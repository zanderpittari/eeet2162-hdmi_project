==> flow/design.v <==
module pattern_vg(reset,clk_in, x, y,vn_in, hn_in, dn_in,r_in, g_in, b_in,vn_out, hn_out, den_out,r_out, g_out, b_out,total_active_pix,
total_active_lines,pattern,ramp_step);
parameter B=8;					 
parameter X_BITS=13;
parameter Y_BITS=13;
parameter FRACTIONAL_BITS = 1;
input reset;
input clk_in;
input [X_BITS-1:0] x;
input [Y_BITS-1:0] y;
input vn_in;
input hn_in;
input dn_in;
input [B-1:0] r_in;
input [B-1:0] g_in;
input [B-1:0] b_in;
output reg vn_out; 
output reg hn_out; 
output reg den_out;
output reg [B-1:0] r_out;
output reg [B-1:0] g_out;
output reg [B-1:0] b_out;
input  [X_BITS-1:0] total_active_pix;
input  [Y_BITS-1:0] total_active_lines;
input  [7:0] pattern;
input  [B+FRACTIONAL_BITS-1:0] ramp_step;
reg [B+FRACTIONAL_BITS-1:0] ramp_values;  
always @(posedge(clk_in))
	begin
	 vn_out <= vn_in;
	 hn_out <= hn_in;
	 den_out <= dn_in;
	 if (reset)
		ramp_values <= 0;
	 else if (pattern == 8'b0)  
		 begin
			 r_out <= r_in;
			 g_out <= g_in;
			 b_out <= b_in;
		 end
	 else if (pattern == 8'b1)  
		begin
		 if (dn_in && ((y == 12'b0) || (x == 12'b0) || (x == total_active_pix - 1) || (y == total_active_lines - 1)))
			begin
			 r_out <= 8'hFF;
			 g_out <= 8'hFF;
			 b_out <= 8'hFF;
			end
		 else
			begin
			 r_out <= r_in;
			 g_out <= g_in;
			 b_out <= b_in;
			end
		end
	 else if (pattern == 8'd2)  
		begin
		if ((dn_in) && x[0] == 1'b1)
			begin
			 r_out <= 8'hFF;
			 g_out <= 8'hFF;
			 b_out <= 8'hFF;
			end
		else
		 begin
		 r_out <= 8'b0;
		 g_out <= 8'b0;
		 b_out <= 8'b0;
		 end
		end
	 else if (pattern == 8'd3)  
		begin
		 if ((dn_in) && y[0] == 1'b1)
			 begin
			 r_out <= 8'hFF;
			 g_out <= 8'hFF;
			 b_out <= 8'hFF;
			 end
		 else
			 begin
			 r_out <= 8'b0;
			 g_out <= 8'b0;
			 b_out <= 8'b0;
			 end
		end
	 else if (pattern == 8'd4)  
		 begin
		 r_out <= ramp_values[B+FRACTIONAL_BITS-1:FRACTIONAL_BITS];
		 g_out <= ramp_values[B+FRACTIONAL_BITS-1:FRACTIONAL_BITS];
		 b_out <= ramp_values[B+FRACTIONAL_BITS-1:FRACTIONAL_BITS];
		 if ((x == total_active_pix - 1) && (dn_in))
		 ramp_values <= 0;
		 else if ((x == 0) && (dn_in))
		 ramp_values <= ramp_step;
		 else if (dn_in)
		 ramp_values <= ramp_values + ramp_step;
		 end
	end
endmodule 
module sync_video(clk, reset,v_total_0, v_fp_0,v_bp_0,v_sync_0,
v_total_1,v_fp_1,v_bp_1,v_sync_1,h_total, h_fp, h_bp, h_sync, hv_offset_0,hv_offset_1,
vs_out_wire, hs_out_wire, de_out_wire, v_count_out, h_count_out, x_out, y_out, field_out, clk_out);
parameter X_BITS=12;
parameter Y_BITS=12;
input clk;
input reset;
input [Y_BITS-1:0] v_total_0;
input [Y_BITS-1:0] v_fp_0;
input [Y_BITS-1:0] v_bp_0;
input [Y_BITS-1:0] v_sync_0;
input [Y_BITS-1:0] v_total_1;
input [Y_BITS-1:0] v_fp_1;
input [Y_BITS-1:0] v_bp_1;
input [Y_BITS-1:0] v_sync_1;
input [X_BITS-1:0] h_total;
input [X_BITS-1:0] h_fp;
input [X_BITS-1:0] h_bp;
input [X_BITS-1:0] h_sync;
input [X_BITS-1:0] hv_offset_0;
input [X_BITS-1:0] hv_offset_1;
output vs_out_wire;				
output hs_out_wire;
output de_out_wire;
output reg [Y_BITS:0] v_count_out;
output reg [X_BITS-1:0] h_count_out;
output reg [X_BITS-1:0] x_out;
output reg [Y_BITS:0] y_out;
output reg field_out;
output clk_out;
reg vs_out;
reg hs_out;
reg de_out;
reg [X_BITS-1:0] h_count;
reg [Y_BITS-1:0] v_count;
reg field;
reg [Y_BITS-1:0] v_total;
reg [Y_BITS-1:0] v_fp;
reg [Y_BITS-1:0] v_bp;
reg [Y_BITS-1:0] v_sync;
reg [X_BITS-1:0] hv_offset;
assign clk_out = !clk;				 
always @(posedge(clk))
	begin
	 if (reset)
		h_count <= 0;
	 else
		begin
		if (h_count < h_total - 1)
			h_count <= h_count + 1;
		else
			h_count <= 0;
		end
	end
always @(posedge(clk))
	begin
	 if (reset)
		v_count <= 0;
	 else
		if (h_count == h_total - 1)
		begin
			if (v_count == v_total - 1)
				v_count <= 0;
			else
				v_count <= v_count + 1;
		end
	end
always @(posedge(clk))
	begin
	 if (reset)
		 begin
		 field 	<= 0;
		 v_total <= v_total_0;
		 v_fp 	<= v_fp_0; 		 
		 v_bp 	<= v_bp_0;
		 v_sync 	<= v_sync_0;
		 hv_offset <= hv_offset_0;
		 end
	else if ((v_count == v_total - 1) && (h_count == h_total - 1))
		 begin
			 field 	<= field;
			 v_total <= v_total_1;
			 v_fp 	<= v_fp_0; 				 
			 v_bp 	<= v_bp_1;
			 v_sync 	<= v_sync_1;
			 hv_offset <= hv_offset_1;
		 end
	end
always @(posedge clk)
	begin
		if (reset)
			begin
			 vs_out <= 1'b0; 
			 hs_out <= 1'b0; 
			 de_out <= 1'b0; 
			 field_out <= 1'b0;
			end
		else 
			begin
			 hs_out <= ((h_count < h_sync));
			 de_out <= (((v_count >= v_sync + v_bp) && (v_count <= v_total - v_fp - 1)) && ((h_count >= h_sync + h_bp) && (h_count <= h_total - h_fp - 1)));
			 if ((v_count == 0) && (h_count == hv_offset))
				vs_out <= 1'b1;
			 else if ((v_count == v_sync) && (h_count == hv_offset))
				vs_out <= 1'b0;
				h_count_out <= h_count;
			 if (field)
				v_count_out <= v_count + v_total_0;
			 else
				v_count_out <= v_count;
				x_out <= h_count - (h_sync + h_bp);
				y_out <= { 1'b0, (v_count - (v_sync + v_bp)) }; 	 
				field_out <= field;
			end
	end
	assign vs_out_wire = vs_out;
	assign hs_out_wire = hs_out;
	assign de_out_wire = de_out;
endmodule 
module videoSync(clk_in,globalReset_n,adv7511_hs,adv7511_vs,adv7511_clk,adv7511_d,adv7511_de,pb);
parameter V_TOTAL_0 = 12'd750;
parameter V_FP_0 = 12'd5;
parameter V_BP_0 = 12'd20;
parameter V_SYNC_0 = 12'd5;
parameter V_TOTAL_1 = 12'd0;
parameter V_FP_1 = 12'd0;
parameter V_BP_1 = 12'd0;
parameter V_SYNC_1 = 12'd0;
parameter H_TOTAL = 12'd1650;
parameter H_FP = 12'd110;
parameter H_BP = 12'd220;
parameter H_SYNC = 12'd40;
parameter HV_OFFSET_0 = 12'd0;
parameter HV_OFFSET_1 = 12'd0;
parameter PATTERN_RAMP_STEP = 20'h0333;  
parameter PATTERN_TYPE = 8'd4;  
input clk_in;
input globalReset_n;
input [5:0] pb;
output adv7511_clk;	 	 
output reg adv7511_hs; 			 
output reg adv7511_vs; 			 
output reg [35:0] adv7511_d; 	 
output reg adv7511_de; 			 
wire reset;
assign reset = !globalReset_n;
wire [11:0] x_out;
wire [12:0] y_out;
wire [7:0] r_out;
wire [7:0] g_out;
wire [7:0] b_out;
sync_video #(.X_BITS(12), .Y_BITS(12)) video1(
 .clk(clk_in),
 .reset(reset),
 .clk_out(),  
 .v_total_0(V_TOTAL_0),
 .v_fp_0(V_FP_0),
 .v_bp_0(V_BP_0),
 .v_sync_0(V_SYNC_0),
 .v_total_1(V_TOTAL_1),
 .v_fp_1(V_FP_1),
 .v_bp_1(V_BP_1),
 .v_sync_1(V_SYNC_1),
 .h_total(H_TOTAL),
 .h_fp(H_FP),
 .h_bp(H_BP),
 .h_sync(H_SYNC),
 .hv_offset_0(HV_OFFSET_0),
 .hv_offset_1(HV_OFFSET_1),
 .vs_out_wire(vs), 
 .hs_out_wire(hs), 
 .de_out_wire(de),
 .v_count_out(),
 .h_count_out(),
 .x_out(x_out),
 .y_out(y_out),
 .field_out(field)
);
pattern_vg #(.B(8), .X_BITS(12), .Y_BITS(12), .FRACTIONAL_BITS(12)) pattern1(
 .reset(reset),
 .clk_in(clk_in),
 .x(x_out),
 .y(y_out[11:0]),
 .vn_in(vs),
 .hn_in(hs),
 .dn_in(de),
 .r_in(8'h0),  
 .g_in(8'h0),  
 .b_in(8'h0),  
 .vn_out(vs_out),
 .hn_out(hs_out),
 .den_out(de_out),
 .r_out(r_out),
 .g_out(g_out),
 .b_out(b_out),
 .total_active_pix(H_TOTAL - (H_FP + H_BP + H_SYNC)),  
 .total_active_lines((V_TOTAL_0 - (V_FP_0 + V_BP_0 + V_SYNC_0))),  
 .pattern(PATTERN_TYPE),
 .ramp_step(PATTERN_RAMP_STEP)
 );
 assign adv7511_clk = ~clk_in;
always @(posedge clk_in)
begin
 adv7511_d[35:24] <= { r_out, 4'b0 };
 adv7511_d[23:12] <= { g_out, 4'b0 };
 adv7511_d[11:0] <= { b_out, 4'b0 };
 adv7511_hs <= hs_out;
 adv7511_vs <= vs_out;
 adv7511_de <= de_out;
end
endmodule 
Tool chain data of videoSync. The steps from the RTL of videoSync to its reports follow in flow order. Line numbers count from 1 in the design file above. Operators: Yosys type, input widths -> output width; for muxes data width and select width s. Cell names lack the library's common part. A cell with - has no value.

Top: videoSync. Clock: clk_in. Cell library: sky130hd. Corner: tt_025C_1v80.

Word-level counts. Yosys after proc, flatten, opt, wreduce and memory -nomap, before mapping. Memory bits, and registers merged into a memory's read port (data or address), are not among the register bits. Print and check cells are not counted.

The figure for muxes and demuxes is 5. Under reductions and logical operators stands 16. The entry for $lt $le $gt $ge reads 6. For equal/unequal tests the number is 4. The figure for bitwise logic cells is 2. The figure for $add $sub $neg is 8.

Operator list (count): $logic_not 12->1 (3); $le 12x32->1 (1); $eq 12x32->1 (1); $sub 32x1->32 const B (1); $add 12x1->12 const B (2); $eq 12x11->1 const B (2); $add 20x10->20 const B (1); $mux 10 (2); $le 12x11->1 const B (1); $lt 12x11->1 const B (1); $ge 12x12->1 (1); $eq 12x3->1 (1); $lt 12x6->1 const B (1); $sub 12x9->12 const B (1); $ge 12x9->1 const B (1); $mux 12 (1); $sub 10x1->11 const B (1); $sub 10x3->11 const B (1); $logic_and 1x1->1 (8); $add 3x5->6 (1); $reduce_bool 2->1 (2); $reduce_or 3->1 (1); $not 1->1 (2); $reduce_and 2->1 (1); $reduce_or 2->1 (1); $mux 1 (2).

Register bits: 106. For elaborated cells the number is 59. The entry for bits of input ports reads 8. The figure for output and inout bits is 40.

Depth. Yosys ltp: most cells in a row. Word level: on the elaborated netlist, between registers, memories and ports. Mapped: between sequential cells and ports; inverters and the memories' decode and read muxes count.

Word-level depth: 5. ABC_AREA: 0. Under depth in mapped cells stands 8. The figure for mapped depth without buffers is 7.

After synthesis. The flow's flattened synthesis, as Yosys stat reports it; memories are mapped. The netlist is that of the ABC_AREA named above (0 if unset); the other value can give another one. The area totals of this step are shown rounded.

Cells by type: dfxtp_1 (count 62, total area 1241.19 µm²); edfxtp_1 (count 20, total area 600.576 µm²); ha_1 (count 18, total area 225.216 µm²); buf_4 (count 29, total area 217.709 µm²); xor2_1 (count 21, total area 183.926 µm²); nor2_1 (count 41, total area 153.898 µm²); nand2_1 (count 38, total area 142.637 µm²); xnor2_1 (count 16, total area 140.134 µm²); buf_6 (count 9, total area 101.347 µm²); a21oi_1 (count 19, total area 95.091 µm²); nand4_1 (count 12, total area 75.072 µm²); nand3_1 (count 12, total area 60.058 µm²); o21a_1 (count 8, total area 60.058 µm²); inv_1 (count 15, total area 56.304 µm²); a31oi_1 (count 8, total area 50.048 µm²); nor3_1 (count 9, total area 45.043 µm²); nor4_1 (count 7, total area 43.792 µm²); o22ai_1 (count 5, total area 31.28 µm²).

Other cell types: 34; their cells: 65.

The figure for cells in the netlist is 414. For flip-flop cells the number is 82. The entry for buffers reads 43. The entry for sequential area reads 0.00184 mm². Under synthesis area stands 0.00404 mm².

The figures by module come from a second, unflattened synthesis with its own total; it is not the netlist above.

Under cell total of the unflattened synthesis stands 1570. For area (unflattened synthesis) the number is 0.0153 mm².

Rows give one instance, submodules left out.

Modules: sync_video (area 0.0105 mm², instances 1, seq. area 0.00378 mm², cells 1003); pattern_vg (area 0.00421 mm², instances 1, seq. area 0.00118 mm², cells 524); videoSync (area 0.000646 mm², instances 1, seq. area 0.000541 mm², cells 43).

==> runs of videoSync <==
Design videoSync on sky130hd. What follows are 2 stored runs of the flow, each under its own settings; their order means nothing. The constraints put input and output delay at 20% of the set period each and load the outputs with 0.01 pF. "clock period reached" is the run's clock period less its worst setup slack. It is reckoned from that one timing run; input and output delays stay at 20% of the period that was set. "time of the worst setup path": the worst setup path's part of the clock period (all of it between registers, 20% less for each end at a port) less its slack. A launch clock that arrives late makes it longer, a capture clock that arrives late makes it shorter. "total power after layout" is the tool's figure for a default switching activity; nothing was simulated. The measured numbers are rounded.

Files of flow run 1:
==> flow/run.sh <==
#!/bin/bash
# the make line also repeats the synthesis and layout settings of config.mk as NAME=value (left out here)
make -C /OpenROAD-flow-scripts/flow DESIGN_CONFIG=/design/flow/config.mk WORK_HOME=/design/flow/orfs CLKGATE_MAP_FILE= finish
==> flow/config.mk <==
export PLATFORM = sky130hd
export DESIGN_NAME = videoSync
export DESIGN_NICKNAME = videoSync
export VERILOG_FILES = /design/flow/design.v
export SDC_FILE = /design/flow/constraint.sdc
export NUM_CORES = 4
export LEC_CHECK = 0
export ABC_AREA = 0
export CAP_MARGIN = 20
export CELL_PAD_IN_SITES_GLOBAL_PLACEMENT = 0
export CORE_ASPECT_RATIO = 1.67
export CORE_MARGIN = 2
export CORE_UTILIZATION = 68
export CTS_CLUSTER_DIAMETER = 48
export CTS_CLUSTER_SIZE = 51
export HOLD_SLACK_MARGIN = -0.0
export MIN_ROUTING_LAYER = met2
export PLACE_DENSITY = 0.64
export SETUP_SLACK_MARGIN = 0.94
export SLEW_MARGIN = 30
export TNS_END_PERCENT = 25
==> flow/constraint.sdc <==
create_clock -name core_clock -period 3.74 [get_ports {clk_in}]
set_input_delay 0.7480 -clock core_clock [delete_from_list [all_inputs] [get_ports {clk_in}]]
set_output_delay 0.7480 -clock core_clock [all_outputs]
set_load 0.01 [all_outputs]

Results of flow run 1. The measured full die area is 0.00659 mm². The measured final worst hold slack is 0.331 ns. The Yosys chip area after synthesis reads 0.00404 mm². The setup slack of the worst path comes to 0.742 ns. The total power after layout comes to 0.00168 W. The utilization in the final report reads 75.5 %.

Files of flow run 2:
==> flow/run.sh <==
#!/bin/bash
# the make line also repeats the synthesis and layout settings of config.mk as NAME=value (left out here)
make -C /OpenROAD-flow-scripts/flow DESIGN_CONFIG=/design/flow/config.mk WORK_HOME=/design/flow/orfs CLKGATE_MAP_FILE= finish
==> flow/config.mk <==
export PLATFORM = sky130hd
export DESIGN_NAME = videoSync
export DESIGN_NICKNAME = videoSync
export VERILOG_FILES = /design/flow/design.v
export SDC_FILE = /design/flow/constraint.sdc
export NUM_CORES = 4
export LEC_CHECK = 0
export ABC_AREA = 1
export CAP_MARGIN = 20
export CORE_ASPECT_RATIO = 0.82
export CORE_MARGIN = 5
export CORE_UTILIZATION = 54
export CTS_CLUSTER_DIAMETER = 80
export GPL_ROUTABILITY_DRIVEN = 1
export GPL_TIMING_DRIVEN = 1
export PLACE_DENSITY = 0.8
export SLEW_MARGIN = 20
==> flow/constraint.sdc <==
create_clock -name core_clock -period 1.38 [get_ports {clk_in}]
set_input_delay 0.2760 -clock core_clock [delete_from_list [all_inputs] [get_ports {clk_in}]]
set_output_delay 0.2760 -clock core_clock [all_outputs]
set_load 0.01 [all_outputs]

Results of flow run 2. The measured time of the worst setup path is 1.55 ns. Kind of the worst setup path: reg2reg. The measured full die area is 0.0097 mm². The measured final worst hold slack is 0.134 ns. The Yosys chip area after synthesis reads 0.00423 mm². The setup slack of the worst path comes to -0.169 ns. The measured clock period reached is 1.549 ns. The total power after layout comes to 0.00496 W. The utilization in the final report reads 76.1 %.
